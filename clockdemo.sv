==> flow/design.v <==
module clockdemo (
  output reg [31:0]   io_data,
  input               clk,
  input               reset
);
  always @(negedge clk) begin
    if(reset) begin
      io_data <= 32'h0;
    end else begin
      io_data <= (io_data + 32'h00000001);
    end
  end
endmodule
Reports on clockdemo:

Tool output for the design above, in the order of the flow.
Lines are those of the file above, counted from 1.
Operators: Yosys type, input widths -> output width; for muxes data width and select width s.
The mark -- stands for no value.

* top module: clockdemo
* clock input: clk
* library: sky130hd
* timing corner: tt_025C_1v80

Word level:

Yosys after proc, flatten, opt, wreduce and memory -nomap, before mapping. Enables and synchronous resets that opt folds into registers are not counted as muxes. Memory bits, and registers merged into a memory's read port (data or address), are not among the register bits. Print and check cells are not counted. Equal cells are merged and count once.

* flip-flop bits (word level): 32
* bits in latches: 0
* RAM bits: 0
* bits in read-only memories: 0
* clocked read ports x word width: 0
* memories: 0
* input bits: 2
* output and inout bits: 32
* cells after elaboration: 2

* add/sub/neg operators: 1
* $mul: 0
* div/mod/pow operators: 0
* $lt $le $gt $ge: 0
* equality and inequality tests: 0
* shift-type cells: 0
* muxes and demuxes: 0
* bitwise operators: 0
* reduce/logical cells: 0

Operators with widths (number)
* $add 32x1->32 const B: 1

Longest topological paths:

Yosys ltp: most cells in a row. Word level: on the elaborated netlist, between registers, memories and ports. Mapped: between sequential cells and ports; inverters and the memories' decode and read muxes count.

* depth in word-level cells: 1
* ABC_AREA: 0
* mapped depth: 6
* gate-level depth less buffers: 5

Mapped cells and area:

The flow's flattened synthesis, as Yosys stat reports it; memories are mapped. The netlist is that of the ABC_AREA named above (0 if unset); the other value can give another one.
Totals and module areas in this step are rounded.

Cell types
* sky130_fd_sc_hd__dfxtp_1: number 32, area in all 640.614 um2
* sky130_fd_sc_hd__o31ai_1: number 14, area in all 105.101 um2
* sky130_fd_sc_hd__or4_1: number 14, area in all 105.101 um2
* sky130_fd_sc_hd__a21oi_1: number 18, area in all 90.086 um2
* sky130_fd_sc_hd__nand3_1: number 11, area in all 55.053 um2
* sky130_fd_sc_hd__nor2_1: number 14, area in all 52.55 um2
* sky130_fd_sc_hd__xor2_1: number 6, area in all 52.55 um2
* sky130_fd_sc_hd__xnor2_1: number 5, area in all 43.792 um2
* sky130_fd_sc_hd__nand4_1: number 6, area in all 37.536 um2
* sky130_fd_sc_hd__clkbuf_1: number 7, area in all 26.275 um2
* sky130_fd_sc_hd__nand2_1: number 7, area in all 26.275 um2
* sky130_fd_sc_hd__and3_1: number 4, area in all 25.024 um2
* sky130_fd_sc_hd__nand4_2: number 2, area in all 25.024 um2
* sky130_fd_sc_hd__buf_6: number 2, area in all 22.522 um2
* sky130_fd_sc_hd__inv_1: number 6, area in all 22.522 um2
* sky130_fd_sc_hd__or3_1: number 3, area in all 18.768 um2
* sky130_fd_sc_hd__and4_1: number 2, area in all 17.517 um2
* sky130_fd_sc_hd__o21ai_0: number 3, area in all 15.014 um2

Not listed: further types 11, cells in them 14.

* cells in the netlist: 170
* cell area after synthesis: 1490 um2
* area of sequential cells: 641 um2
* mapped flip-flops: 32
* buffers: 10

Add stored flow runs of clockdemo

Measured results for clockdemo: 2 stored runs of the Yosys and OpenROAD flow on sky130hd. The settings differ; the order carries no meaning. The constraints put input and output delay at 20% of the set period each and load the outputs with 0.01 pF.
By "total design power" is meant OpenSTA's value without simulated activity: inputs other than the clock are taken to toggle once in ten clock periods, and the tool carries that through the logic.
Results are given in rounded form.

### Flow run A

Settings: `period_ns=4.36`, `CORE_UTILIZATION=57`, `SETUP_SLACK_MARGIN=-0.11`, `PLACE_DENSITY=0.88`, `ABC_AREA=0`, `GPL_ROUTABILITY_DRIVEN=0`, `MAX_ROUTING_LAYER=met5`, `CAP_MARGIN=20`, `CORE_MARGIN=2`, `SLEW_MARGIN=20`

- Worst hold slack after layout: 454 ps
- Setup slack of the worst path: -65 ps
- Total design power: 609 µW
- Area of the die: 3040 um2
- Standard-cell area after routing: 2020 um2
- Final setup TNS: -488 ps
- Yosys chip area after synthesis: 1490 um2
- Post-layout utilization: 81.6 %

### Flow run B

Settings: `period_ns=2.96`, `CORE_UTILIZATION=17`, `SETUP_SLACK_MARGIN=0.18`, `PLACE_DENSITY_LB_ADDON=0.19`, `HOLD_SLACK_MARGIN=0.05`, `CELL_PAD_IN_SITES_DETAIL_PLACEMENT=2`, `TNS_END_PERCENT=60`, `GPL_TIMING_DRIVEN=0`, `GPL_ROUTABILITY_DRIVEN=1`, `CTS_CLUSTER_DIAMETER=263`, `MIN_ROUTING_LAYER=met1`, `MAX_ROUTING_LAYER=met5`, `CAP_MARGIN=20`, `CORE_MARGIN=2`, `SLEW_MARGIN=20`

- Worst hold slack after layout: 494 ps
- Setup slack of the worst path: 73 ps
- Total design power: 961 µW
- Area of the die: 9550 um2
- Standard-cell area after routing: 2600 um2
- Final setup TNS: 0 ps
- Yosys chip area after synthesis: 1490 um2
- Post-layout utilization: 30.2 %
