==> flow/design.v <==
module example1 (
  input               io_sigIn,
  input               io_clear,
  output     [31:0]   io_cnt,
  input               clk,
  input               reset
);
  wire       [31:0]   _zz_counter_cnt_valueNext;
  wire       [0:0]    _zz_counter_cnt_valueNext_1;
  reg                 io_sigIn_regNext;
  wire                when_Utils_l357;
  reg                 counter_cnt_willIncrement;
  wire                counter_cnt_willClear;
  reg        [31:0]   counter_cnt_valueNext;
  reg        [31:0]   counter_cnt_value;
  wire                counter_cnt_willOverflowIfInc;
  wire                counter_cnt_willOverflow;
  assign _zz_counter_cnt_valueNext_1 = counter_cnt_willIncrement;
  assign _zz_counter_cnt_valueNext = {31'd0, _zz_counter_cnt_valueNext_1};
  assign when_Utils_l357 = (io_sigIn && (! io_sigIn_regNext));
  always @(*) begin
    counter_cnt_willIncrement = 1'b0;
    if(when_Utils_l357) begin
      counter_cnt_willIncrement = 1'b1;
    end
  end
  assign counter_cnt_willClear = 1'b0;
  assign counter_cnt_willOverflowIfInc = (counter_cnt_value == 32'hffffffff);
  assign counter_cnt_willOverflow = (counter_cnt_willOverflowIfInc && counter_cnt_willIncrement);
  always @(*) begin
    counter_cnt_valueNext = (counter_cnt_value + _zz_counter_cnt_valueNext);
    if(counter_cnt_willClear) begin
      counter_cnt_valueNext = 32'h0;
    end
  end
  assign io_cnt = counter_cnt_value;
  always @(posedge clk or posedge reset) begin
    if(reset) begin
      io_sigIn_regNext <= 1'b0;
      counter_cnt_value <= 32'h0;
    end else begin
      io_sigIn_regNext <= io_sigIn;
      counter_cnt_value <= counter_cnt_valueNext;
      if(io_clear) begin
        counter_cnt_value <= 32'h0;
      end
    end
  end
endmodule
Tool chain data of example1
Tool output for the design above, in the order of the flow.
Line numbers count from 1 in the design file above.
{ "design": {"top_module": "example1", "clock": "clk", "cell_library": "sky130hd", "lib_corner": "tt_025C_1v80"} }

Word level
Source: Yosys, flattened and elaborated, memories not mapped. Widths are those after wreduce; folded enables and synchronous resets count as part of the registers. Registers that Yosys merges into a memory's read port (data or address) are not register bits. Print and check cells do not count. Equal cells are merged and count once.
{ "word_totals": {"ff_bits": 33, "output_inout_bits": 32, "elab_cells": 7} }
{ "classes": {"n_addsub": 1, "mux": 2, "reduce_and_logical": 2} }
{ "op_table": {"columns": ["cell", "count"], "rows": [
  ["adder 32 x 1 -> 32 bit", 1],
  ["2-to-1 mux 32 bit", 1],
  ["logical AND 1 bit", 1],
  ["zero test 1 bit", 1],
  ["2-to-1 mux 1 bit", 1]
]} }

Depth
Depth = most cells in a row (Yosys ltp): at word level without a register or memory, in the mapped netlist without a sequential cell, where the memories' decode and read muxes count.
{ "depth": {"depth_word": 5, "ABC_AREA": 0, "depth_mapped": 8} }

After synthesis
Yosys stat after the flow's synthesis: flattened, memories mapped to cells. It holds for the ABC_AREA given above (unset counts as 0); a run with the other value may have another netlist.
Totals and module areas in this step are rounded.
{ "synth_totals": {"cells": 175, "yosys_area_um2": 1678, "ff_cells": 33, "n_buf": 10} }
{ "types": {"columns": ["cell_type", "count", "type_area_um2"], "rows": [
  ["sky130_fd_sc_hd__dfrtp_1", 33, 825.792],
  ["sky130_fd_sc_hd__or4_1", 11, 82.579],
  ["sky130_fd_sc_hd__a21oi_1", 16, 80.077],
  ["sky130_fd_sc_hd__nor2_1", 16, 60.058],
  ["sky130_fd_sc_hd__o31ai_1", 8, 60.058],
  ["sky130_fd_sc_hd__mux2_2", 5, 56.304],
  ["sky130_fd_sc_hd__xor2_1", 6, 52.55],
  ["sky130_fd_sc_hd__nand3_1", 9, 45.043],
  ["sky130_fd_sc_hd__nor2b_1", 7, 43.792],
  ["sky130_fd_sc_hd__nand2_1", 10, 37.536],
  ["sky130_fd_sc_hd__o21ai_0", 7, 35.034],
  ["sky130_fd_sc_hd__xnor2_1", 4, 35.034],
  ["sky130_fd_sc_hd__nand4_1", 5, 31.28],
  ["sky130_fd_sc_hd__nor4_1", 5, 31.28],
  ["sky130_fd_sc_hd__or3_1", 5, 31.28],
  ["sky130_fd_sc_hd__clkbuf_1", 7, 26.275],
  ["sky130_fd_sc_hd__inv_1", 7, 26.275],
  ["sky130_fd_sc_hd__ha_1", 2, 25.024]
]} }
Not listed: further types 10, cells in them 12.

Path before layout
Path of least setup slack by OpenSTA after synthesis, without wires, with an ideal clock, recovery checks aside; 20% of the period is set as input and as output delay. Where synthesis merged equal registers, the netlist keeps one of their names.
{ "synth_path": {"kind": "in2reg", "start": "input port io_sigIn", "end": "register counter_cnt_value[30]", "period_ps": 2280, "setup_ps": 125, "launch_ps": 456, "t_arrival_ps": 2097, "slack_ps": 58, "path_delay_ps": 1766, "path_stages": 7, "path_buffers": 1, "period_less_setup_slack_ps": 2222} }
"path_delay_ps" is the arrival time less input delay plus setup time.
"path_stages" counts driving pins, that of a launching flip-flop among them; a cell with two outputs on the path counts twice.
"period_less_setup_slack_ps" = period - worst setup slack (recovery checks aside). The figure is calculated, with input and output delays left at 20% of the set period.
The rows between start and end are the longest chain of elaborated cells between them; the timing report does not say that the signal goes this way. Where chains are equally long, one stands for them.
A line is the first line of the expression or statement that the cell stems from. Yosys adds cells for indexed reads and writes and turns some case tables into memories.
A register here has more assigning lines than the two given.
{ "synth_between": {"cell_sequence": "sky130_fd_sc_hd__nor2b_1 > sky130_fd_sc_hd__ha_1 > sky130_fd_sc_hd__nand2_1 > sky130_fd_sc_hd__or4_4 > sky130_fd_sc_hd__buf_6 > sky130_fd_sc_hd__nor4_1 > sky130_fd_sc_hd__mux2_2", "elab_chain_len": 4} }
{ "synth_rtl": {"columns": ["item", "line_no", "source"], "rows": [
  ["from (decl)", 2, "input               io_sigIn,"],
  ["logical AND 1 bit", 20, "assign when_Utils_l357 = (io_sigIn && (! io_sigIn_regNext));"],
  ["2-to-1 mux 1 bit", 23, "if(when_Utils_l357) begin"],
  ["adder 32 x 1 -> 32 bit", 31, "counter_cnt_valueNext = (counter_cnt_value + _zz_counter_cnt_valueNext);"],
  ["2-to-1 mux 32 bit", 44, "if(io_clear) begin"],
  ["to (assign)", 43, "counter_cnt_value <= counter_cnt_valueNext;"],
  ["to (assign)", 45, "counter_cnt_value <= 32'h0;"],
  ["to (decl)", 15, "reg        [31:0]   counter_cnt_value;"]
]} }

Worst path after layout
Path of least setup slack in the final report of flow run 1 (OpenROAD, finished layout, wires in). Where an end is a register, its clock arrival counts in the times.
The path's times are printed in steps of 10 ps; the period is the one set.
{ "layout_path": {"kind": "reg2reg", "start": "register counter_cnt_value[12]", "end": "register counter_cnt_value[29]", "period_ps": 2680, "setup_ps": 110, "launch_ps": 270, "t_arrival_ps": 2520, "slack_ps": 320, "path_stages": 6, "path_buffers": 1} }
The rows between start and end are the longest chain of elaborated cells between them; the timing report does not say that the signal goes this way. Where chains are equally long, one stands for them.
A register here has more assigning lines than the two given.
{ "layout_between": {"cell_sequence": "sky130_fd_sc_hd__dfrtp_1 > sky130_fd_sc_hd__nand4_1 > sky130_fd_sc_hd__buf_4 > sky130_fd_sc_hd__or4_1 > sky130_fd_sc_hd__nor4_1 > sky130_fd_sc_hd__mux2_2", "elab_chain_len": 2} }
{ "layout_rtl": {"columns": ["item", "line_no", "source"], "rows": [
  ["from (decl)", 15, "reg        [31:0]   counter_cnt_value;"],
  ["from (assign)", 40, "counter_cnt_value <= 32'h0;"],
  ["from (assign)", 43, "counter_cnt_value <= counter_cnt_valueNext;"],
  ["adder 32 x 1 -> 32 bit", 31, "counter_cnt_valueNext = (counter_cnt_value + _zz_counter_cnt_valueNext);"],
  ["2-to-1 mux 32 bit", 44, "if(io_clear) begin"],
  ["to (assign)", 43, null],
  ["to (assign)", 45, "counter_cnt_value <= 32'h0;"],
  ["to (decl)", 15, null]
]} }

Appendix: measured runs

Record of 2 stored runs of the RTL-to-layout flow on example1, platform sky130hd. The runs are unordered. Constraints: input delay and output delay 20% of the set period each, output load 0.01 pF.
"achieved_period_ps": clock period set for the run, less the worst setup slack. It is reckoned from that one timing run; input and output delays stay at 20% of the period that was set.
The measured numbers are rounded.

Flow run 1
==> flow/run.sh <==
#!/bin/bash
# the make line also repeats the synthesis and layout settings of config.mk as NAME=value (left out here)
make -C /OpenROAD-flow-scripts/flow DESIGN_CONFIG=/design/flow/config.mk WORK_HOME=/design/flow/orfs CLKGATE_MAP_FILE= finish
==> flow/config.mk <==
export PLATFORM = sky130hd
export DESIGN_NAME = example1
export DESIGN_NICKNAME = example1
export VERILOG_FILES = /design/flow/design.v
export SDC_FILE = /design/flow/constraint.sdc
export NUM_CORES = 4
export LEC_CHECK = 0
export ABC_AREA = 0
export CAP_MARGIN = 0
export CELL_PAD_IN_SITES_GLOBAL_PLACEMENT = 3
export CORE_ASPECT_RATIO = 1.45
export CORE_MARGIN = 2
export CORE_UTILIZATION = 20
export GPL_TIMING_DRIVEN = 1
export MAX_ROUTING_LAYER = met5
export MIN_ROUTING_LAYER = met2
export SETUP_SLACK_MARGIN = 0.09
export SLEW_MARGIN = 40
==> flow/constraint.sdc <==
create_clock -name core_clock -period 2.68 [get_ports {clk}]
set_input_delay 0.5360 -clock core_clock [delete_from_list [all_inputs] [get_ports {clk}]]
set_output_delay 0.5360 -clock core_clock [all_outputs]
set_load 0.01 [all_outputs]

==> results of flow run 1, as JSON <==
{
  "die_um2": 9151,
  "yosys.chip_area_um2": 1678,
  "worstSetupSlack_ps": 316,
  "hold_ws_ps": 416,
  "finalUtil_frac": 0.295,
  "achieved_period_ps": 2364,
  "tns_ps": 0
}

Flow run 2
==> flow/run.sh <==
#!/bin/bash
# the make line also repeats the synthesis and layout settings of config.mk as NAME=value (left out here)
make -C /OpenROAD-flow-scripts/flow DESIGN_CONFIG=/design/flow/config.mk WORK_HOME=/design/flow/orfs CLKGATE_MAP_FILE= finish
==> flow/config.mk <==
export PLATFORM = sky130hd
export DESIGN_NAME = example1
export DESIGN_NICKNAME = example1
export VERILOG_FILES = /design/flow/design.v
export SDC_FILE = /design/flow/constraint.sdc
export NUM_CORES = 4
export LEC_CHECK = 0
export CAP_MARGIN = 20
export CORE_MARGIN = 2
export CORE_UTILIZATION = 40
export SLEW_MARGIN = 20
==> flow/constraint.sdc <==
create_clock -name core_clock -period 1.89 [get_ports {clk}]
set_input_delay 0.3780 -clock core_clock [delete_from_list [all_inputs] [get_ports {clk}]]
set_output_delay 0.3780 -clock core_clock [all_outputs]
set_load 0.01 [all_outputs]

==> results of flow run 2, as JSON <==
{
  "die_um2": 4729,
  "yosys.chip_area_um2": 1678,
  "worstSetupSlack_ps": -187,
  "hold_ws_ps": 342,
  "finalUtil_frac": 0.672,
  "achieved_period_ps": 2077,
  "tns_ps": -2517
}
